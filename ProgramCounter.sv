==> flow/design.v <==
module ProgramCounter
(
	input logic Clock,									 
	input logic Reset,									 
	input logic LoadEnable,								 
	input logic OffsetEnable,							 
	input logic signed [8:0] Offset,					 
	input logic [15:0] LoadValue,						 
	output logic signed [15:0] CounterValue		 
);
always_ff @(posedge Clock, posedge Reset)				 
begin
        if (Reset)											 
            CounterValue <= 0;								 
        else if (LoadEnable)								 
				CounterValue <= LoadValue;						 
		  else if (OffsetEnable)							 
		      CounterValue <= CounterValue + Offset;		 
		  else													 
            CounterValue <= CounterValue + 1;			 
   end
endmodule
==> From RTL to reports: ProgramCounter <==
What the tools print for ProgramCounter, step after step.
Lines are those of the file above, counted from 1.
Operators: Yosys type, input widths -> output width; for muxes data width and select width s.
{ "design": {"top_module": "ProgramCounter", "clock_port": "Clock", "cell_library": "sky130hd", "lib_corner": "tt_025C_1v80"} }

==> Word level <==
Source: Yosys, flattened and elaborated, memories not mapped. Widths are those after wreduce; folded enables and synchronous resets count as part of the registers. Registers that Yosys merges into a memory's read port (data or address) are not register bits. Print and check cells do not count. Equal cells are merged and count once.
{ "classes": {"mux": 2, "addsub": 2} }
{ "op_table": {"columns": ["operator", "count"], "rows": [
  ["$mux 16", 2],
  ["$add 16x2->16 const B", 1],
  ["$add 16x9->16", 1]
]} }
{ "bits": {"regBits": 16, "elab_cells": 5} }

==> Depth <==
Yosys ltp: most cells in a row. Word level: on the elaborated netlist, between registers, memories and ports. Mapped: between sequential cells and ports; inverters and the memories' decode and read muxes count.
{ "depth": {"word_depth": 3, "abc_area": 1, "depth_mapped": 15} }

==> Synthesis result <==
The flow's flattened synthesis, as Yosys stat reports it; memories are mapped. The netlist is that of the ABC_AREA named above (0 if unset); the other value can give another one.
Totals and module areas in this step are rounded.
{ "mapped": {"n_buf": 5, "cells": 253, "synth_area_um2": 1540, "ffs": 16, "seqArea_um2": 400} }
{ "by_type": {"columns": ["cell_type", "count", "type_area_um2"], "rows": [
  ["sky130_fd_sc_hd__dfrtp_1", 16, 400.384],
  ["sky130_fd_sc_hd__nand2_1", 104, 390.374],
  ["sky130_fd_sc_hd__inv_1", 36, 135.13],
  ["sky130_fd_sc_hd__nand3_1", 26, 130.125],
  ["sky130_fd_sc_hd__ha_1", 8, 100.096],
  ["sky130_fd_sc_hd__nor2_1", 12, 45.043],
  ["sky130_fd_sc_hd__nand2_2", 7, 43.792],
  ["sky130_fd_sc_hd__a21oi_1", 8, 40.038],
  ["sky130_fd_sc_hd__xor2_1", 3, 26.275],
  ["sky130_fd_sc_hd__nor2_2", 4, 25.024],
  ["sky130_fd_sc_hd__o21ai_0", 5, 25.024],
  ["sky130_fd_sc_hd__or2_2", 4, 25.024],
  ["sky130_fd_sc_hd__o21bai_1", 3, 22.522],
  ["sky130_fd_sc_hd__fa_1", 1, 20.019],
  ["sky130_fd_sc_hd__nand4_1", 2, 12.512],
  ["sky130_fd_sc_hd__buf_6", 1, 11.261],
  ["sky130_fd_sc_hd__nand2_4", 1, 11.261],
  ["sky130_fd_sc_hd__nand3_2", 1, 10.01]
]} }
Other cell types: 11; their cells: 11.

==> Timing after synthesis <==
OpenSTA on the mapped netlist: ideal clock, no wires. The path of least setup slack (recovery checks aside). Input and output delay are each 20% of the period. Register names are those of the netlist, which keeps one name where synthesis merged equal registers.
{ "synth_timing": {"kind": "input to register", "startpoint": "input port OffsetEnable", "endpoint": "register CounterValue[4]", "path_stages": 8, "tclk_ps": 3260, "setup_ps": 117, "required_time_ps": 3143, "t_arrival_ps": 2053, "delay_ps": 1518, "path_slack_ps": 1090, "synth_period_reached_ps": 2170} }
"delay_ps" is the arrival time less input delay plus setup time.
"path_stages" counts driving pins, that of a launching flip-flop among them; a cell with two outputs on the path counts twice.
"synth_period_reached_ps" = period - worst setup slack (recovery checks aside). The figure is calculated, with input and output delays left at 20% of the set period.
The rows between start and end are the longest chain of elaborated cells between them; the timing report does not say that the signal goes this way. Where chains are equally long, one stands for them.
A line is the first line of the expression or statement that the cell stems from. Yosys adds cells for indexed reads and writes and turns some case tables into memories.
A register here has more assigning lines than the two given.
{ "synth_between": {"cell_sequence": "sky130_fd_sc_hd__buf_4 -> sky130_fd_sc_hd__nand2_1 -> sky130_fd_sc_hd__ha_1 -> sky130_fd_sc_hd__fa_1 -> sky130_fd_sc_hd__a31o_2 -> sky130_fd_sc_hd__or2_2 -> sky130_fd_sc_hd__nand3_1 -> sky130_fd_sc_hd__nand2_1", "elab_chain_cells": 2, "cone_cells": 2, "cone_lines": 2, "classes_between": "mux: 2"} }
{ "synth_lines": {"columns": ["item", "line", "text"], "rows": [
  ["start: declaration", 6, "input logic OffsetEnable,"],
  ["$mux 16", 17, "else if (OffsetEnable)"],
  ["$mux 16", 15, "else if (LoadEnable)"],
  ["end: assignment", 16, "CounterValue <= LoadValue;"],
  ["end: assignment", 18, "CounterValue <= CounterValue + Offset;"],
  ["end: declaration", 9, "output logic signed [15:0] CounterValue"]
]} }

==> Worst path after layout <==
From the final timing report of run 1: the path of least setup slack in the routed layout; clock arrival at registers is part of the times.
The path's times are printed in steps of 10 ps; the period is the one set.
{ "layout_timing": {"kind": "input to register", "startpoint": "input port OffsetEnable", "endpoint": "register CounterValue[12]", "required_time_ps": 2910, "tclk_ps": 2760, "t_arrival_ps": 2600, "setup_ps": 110, "path_slack_ps": 310, "path_stages": 12} }
The rows between start and end are the longest chain of elaborated cells between them; the timing report does not say that the signal goes this way. Where chains are equally long, one stands for them.
A register here has more assigning lines than the two given.
{ "layout_between": {"cell_sequence": "sky130_fd_sc_hd__clkdlybuf4s50_1 -> sky130_fd_sc_hd__nand2_1 -> sky130_fd_sc_hd__ha_1 -> sky130_fd_sc_hd__fa_1 -> sky130_fd_sc_hd__nand2_1 -> sky130_fd_sc_hd__nand3_1 -> sky130_fd_sc_hd__nand2_1 -> sky130_fd_sc_hd__nand2_1 -> sky130_fd_sc_hd__nand2_1 -> sky130_fd_sc_hd__nand3b_1 -> sky130_fd_sc_hd__nand3_1 -> sky130_fd_sc_hd__nand2_1", "elab_chain_cells": 2, "cone_cells": 2, "cone_lines": 2, "classes_between": "mux: 2"} }
{ "layout_lines": {"columns": ["item", "line", "text"], "rows": [
  ["start: declaration", 6, "input logic OffsetEnable,"],
  ["$mux 16", 17, "else if (OffsetEnable)"],
  ["$mux 16", 15, "else if (LoadEnable)"],
  ["end: assignment", 16, "CounterValue <= LoadValue;"],
  ["end: assignment", 18, "CounterValue <= CounterValue + Offset;"],
  ["end: declaration", 9, "output logic signed [15:0] CounterValue"]
]} }

## Implementation results

2 stored runs of ProgramCounter in the flow (synthesis by Yosys, layout by OpenROAD, sky130hd cells), in arbitrary order. Constraints: input delay and output delay 20% of the set period each, output load 0.01 pF.
"design_power_uw" is the tool's figure for a default switching activity; nothing was simulated.
The measured numbers are rounded.
[
  {
    "run": "run 1",
    "settings": { "period_ns": 2.76, "CORE_UTILIZATION": 35, "PLACE_DENSITY_LB_ADDON": 0.08, "HOLD_SLACK_MARGIN": 0.17, "CELL_PAD_IN_SITES_GLOBAL_PLACEMENT": 1, "ABC_AREA": 1, "SLEW_MARGIN": 15, "MAX_ROUTING_LAYER": "met4", "CAP_MARGIN": 20, "CORE_MARGIN": 2 },
    "results": { "yosys.chip_area_um2": 1540, "design.die.area_um2": 4940, "final_stdcell_area_um2": 2090, "finalUtil_pct": 48.7, "setup_ws_ps": 309, "timing.hold.ws_ps": 622, "design_power_uw": 1000 }
  },
  {
    "run": "run 2",
    "settings": { "period_ns": 1.65, "CORE_UTILIZATION": 58, "CORE_MARGIN": 8, "CELL_PAD_IN_SITES_GLOBAL_PLACEMENT": 2, "ABC_AREA": 1, "GPL_TIMING_DRIVEN": 0, "CAP_MARGIN": 20, "SLEW_MARGIN": 20 },
    "outcome": "no final report: placement broke off with GPL-0301"
  }
]
