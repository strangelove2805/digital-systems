==> flow/design.v <==
module VgaController
(
	input Clock,
	input Reset,
	output logic  blank_n, 				
	output logic  sync_n, 
	output logic  hSync_n, 
	output logic  vSync_n, 
	output logic [11:0] nextX, 
	output logic [11:0] nextY 
);
	logic [11:0] hCount; 						 
	logic [11:0] vCount; 						 
always_ff @(posedge Clock) 					 
begin
	if (Reset)										 
		begin
			hCount <= 1;							 
			vCount <= 1;							 
		end
	else if (hCount >= 1040)					 
		begin
			hCount <= 1;							 
			if (vCount >= 666) 					 
				vCount <= 1;						 
			else 										 
				vCount <= vCount + 1;			 
		end
	else 												 
		hCount <= hCount + 1;					 
end
assign nextX = (hCount < 800) ? hCount : 0;							 
assign nextY = (vCount < 600) ? vCount : 0; 							 
assign hSync_n = ((hCount >= 856) & (hCount < 976)) ? 0 : 1;	 
assign vSync_n = ((vCount >= 637) & (vCount < 643)) ? 0 : 1;	 
assign blank_n = ((hCount >= 800) | (vCount >= 600)) ? 0 : 1;	 
assign sync_n = (((hCount >= 856) & (hCount < 976)) | ((vCount >= 637) & (vCount < 643))) ? 0 : 1;	
endmodule 
# Step by step through the tools: VgaController
# What the tools print for VgaController, step after step.
# Lines are those of the file above, counted from 1.
# Operators carry their Yosys type and port widths (W data, S select, Z words).
# Library cell names are shortened.
# Not given: -
# setup
design	VgaController
clock	Clock
library	sky130hd
corner	tt_025C_1v80

# Word-level counts
# Source: Yosys, flattened and elaborated, memories not mapped. Widths are those after wreduce. Registers that Yosys merges into a memory's read port (data or address) are not register bits. Print and check cells do not count. Equal cells are merged and count once.
# word_totals
inputBits	2
wordCells	26
output_inout_bits	28
register_bits	24
# op_classes
mux	7
n_cmp	10
addsub	2
reduce_and_logical	1
n_logic	4
# ops
operator	count
$ge A12 B10 Y1 const B	5
$lt A12 B10 Y1 const B	4
$mux W12	3
$add A12 B1 Y12 const B	2
$ge A12 B11 Y1 const B	1
$mux W1	4
$and A1 B1 Y1	2
$or A1 B1 Y1	2
$reduce_or A2 Y1	1

# Longest topological paths
# Longest topological path by Yosys (ltp), each cell counted once; first at word level (registers and memories cut), then after technology mapping (sequential cells cut; the memories' decode and read muxes count).
# depth
depth_word	4
ABC_AREA	0
ltp_mapped	6
ltp_nobuf	6

# Netlist
# Source: synth_stat.txt of the flow (Yosys; design flattened, memories mapped). It holds for the ABC_AREA given above (unset counts as 0); a run with the other value may have another netlist.
# by_type
cell	count	type_area_um2
dfxtp_1	24	480.461
and2_1	20	125.12
ha_1	6	75.072
nor3_1	15	75.072
nand2_1	17	63.811
nor2_1	15	56.304
a221o_1	5	50.048
nor4_1	7	43.792
xor2_1	5	43.792
a21oi_1	8	40.038
nand3_1	7	35.034
and3_1	5	31.28
buf_4	4	30.029
a22o_1	3	26.275
xnor2_1	3	26.275
buf_2	5	25.024
o21ai_0	5	25.024
o31ai_1	3	22.522
# Not listed: further types 22, cells in them 35.
# mapped
buffers	15
ffs	24
mapped_cells	192
area_um2	1529.0

# Worst setup path after synthesis
# Path of least setup slack by OpenSTA after synthesis, without wires, with an ideal clock, recovery checks aside; 20% of the period is set as input and as output delay. Where synthesis merged equal registers, the netlist keeps one of their names.
# synth_path
path_kind	register -> register
from	reg vCount[0]
to	reg vCount[1]
path_buffers	0
t_arrival_ns	1.475
path_delay_ns	1.567
path_slack_ns	-0.107
period_ns	1.46
launch_ns	0.000
setup_ns	0.092
driving_pins	7
t_required_ns	1.368
synth_period_reached_ns	1.567
# "path_delay_ns" = arrival - input delay + setup time.
# "driving_pins": output pins that drive a net of the path, with the launching flip-flop's if there is one; two outputs of one cell count as two.
# "synth_period_reached_ns" is the clock period less the worst setup slack; recovery checks do not enter. This is arithmetic on one report: input and output delays are still those of the set period (20% each).
# The rows between start and end are the longest chain of elaborated cells between them; the timing report does not say that the signal goes this way. Where chains are equally long, one stands for them.
# Each line given opens the expression or statement behind the cell; cells for indexed reads and writes are added by Yosys, which also makes memories of some case tables.
# A register here has more assigning lines than the two given.
# synth_via
path_cell_list	dfxtp_1 -> inv_1 -> ha_1 -> nor3_1 -> o211ai_2 -> or2_1 -> o32ai_1
elab_chain_cells	2
cone_cells	3
lines_between	2
cone_classes	1 x add/sub; 1 x compare; 1 x mux
# synth_rtl
element	line	text
start, declared	13	logic [11:0] vCount;
start, assigned	19	vCount <= 1;
start, assigned	27	vCount <= vCount + 1;
$add A12 B1 Y12	27
$mux W12	24	if (vCount >= 666)
end, assigned	25	vCount <= 1;
end, assigned	27
end, declared	13

# Timing after layout
# From the final timing report of run 1: the path of least setup slack in the routed layout; clock arrival at registers is part of the times.
# layout_path
path_kind	register -> output
from	reg vCount[3]
to	out nextY[2]
driving_pins	8
t_arrival_ns	1.64
path_slack_ns	-0.80
t_required_ns	0.83
period_ns	1.04
path_buffers	3
launch_ns	0.28
out_delay_ns	0.21
# The rows between start and end are the longest chain of elaborated cells between them; the timing report does not say that the signal goes this way. Where chains are equally long, one stands for them.
# A register here has more assigning lines than the two given.
# layout_via
path_cell_list	dfxtp_2 -> a21o_1 -> a21oi_2 -> a21o_1 -> buf_6 -> buf_6 -> and2_4 -> buf_6
elab_chain_cells	2
cone_cells	2
lines_between	1
cone_classes	1 x compare; 1 x mux
# layout_rtl
element	line	text
start, declared	13	logic [11:0] vCount;
start, assigned	19	vCount <= 1;
start, assigned	27	vCount <= vCount + 1;
$lt A12 B10 Y1	33	assign nextY = (vCount < 600) ? vCount : 0;
$mux W12	33
end, declared	10	output logic [11:0] nextY

# Measured results for VgaController: 2 stored runs of the Yosys and OpenROAD flow on sky130hd. The settings differ; the order carries no meaning. The constraints put input and output delay at 20% of the set period each and load the outputs with 0.01 pF.
# "timing.worst_path_ns" means the part of the period allowed to the worst setup path (the constraints hold back 20% at inputs and 20% at outputs) less its slack; where the path has registers, the arrival times of their clocks count too.
# A setting shown as -- is not set for that run.
# Among the results, -- means that no value is shown for the run.
stored run	period_ns	CORE_UTILIZATION	SETUP_SLACK_MARGIN	CORE_MARGIN	CELL_PAD_IN_SITES_DETAIL_PLACEMENT	TNS_END_PERCENT	CTS_CLUSTER_SIZE	MIN_ROUTING_LAYER	CAP_MARGIN	SLEW_MARGIN	PLACE_DENSITY	CORE_ASPECT_RATIO	ABC_AREA	CTS_CLUSTER_DIAMETER	MAX_ROUTING_LAYER	dieArea_um2	timing.worst_path_ns	worst_setup_path_type	utilization_pct	setup_ws_ns	yosys.chip_area_um2	final_hold_ws_ns	tns_ns
run 1	1.04	31	0.13	7	0	15	41	met2	20	20	--	--	--	--	--	7094.7	1.64	register -> output	54.5	-0.803	1529.0	0.599	-26.354
run 2	2.09	35	0.3	2	2	--	--	met2	5	40	0.63	1.63	0	224	met4	--	--	--	--	--	--	--	--
# Run 2: no results, routing failed with DPL-0033
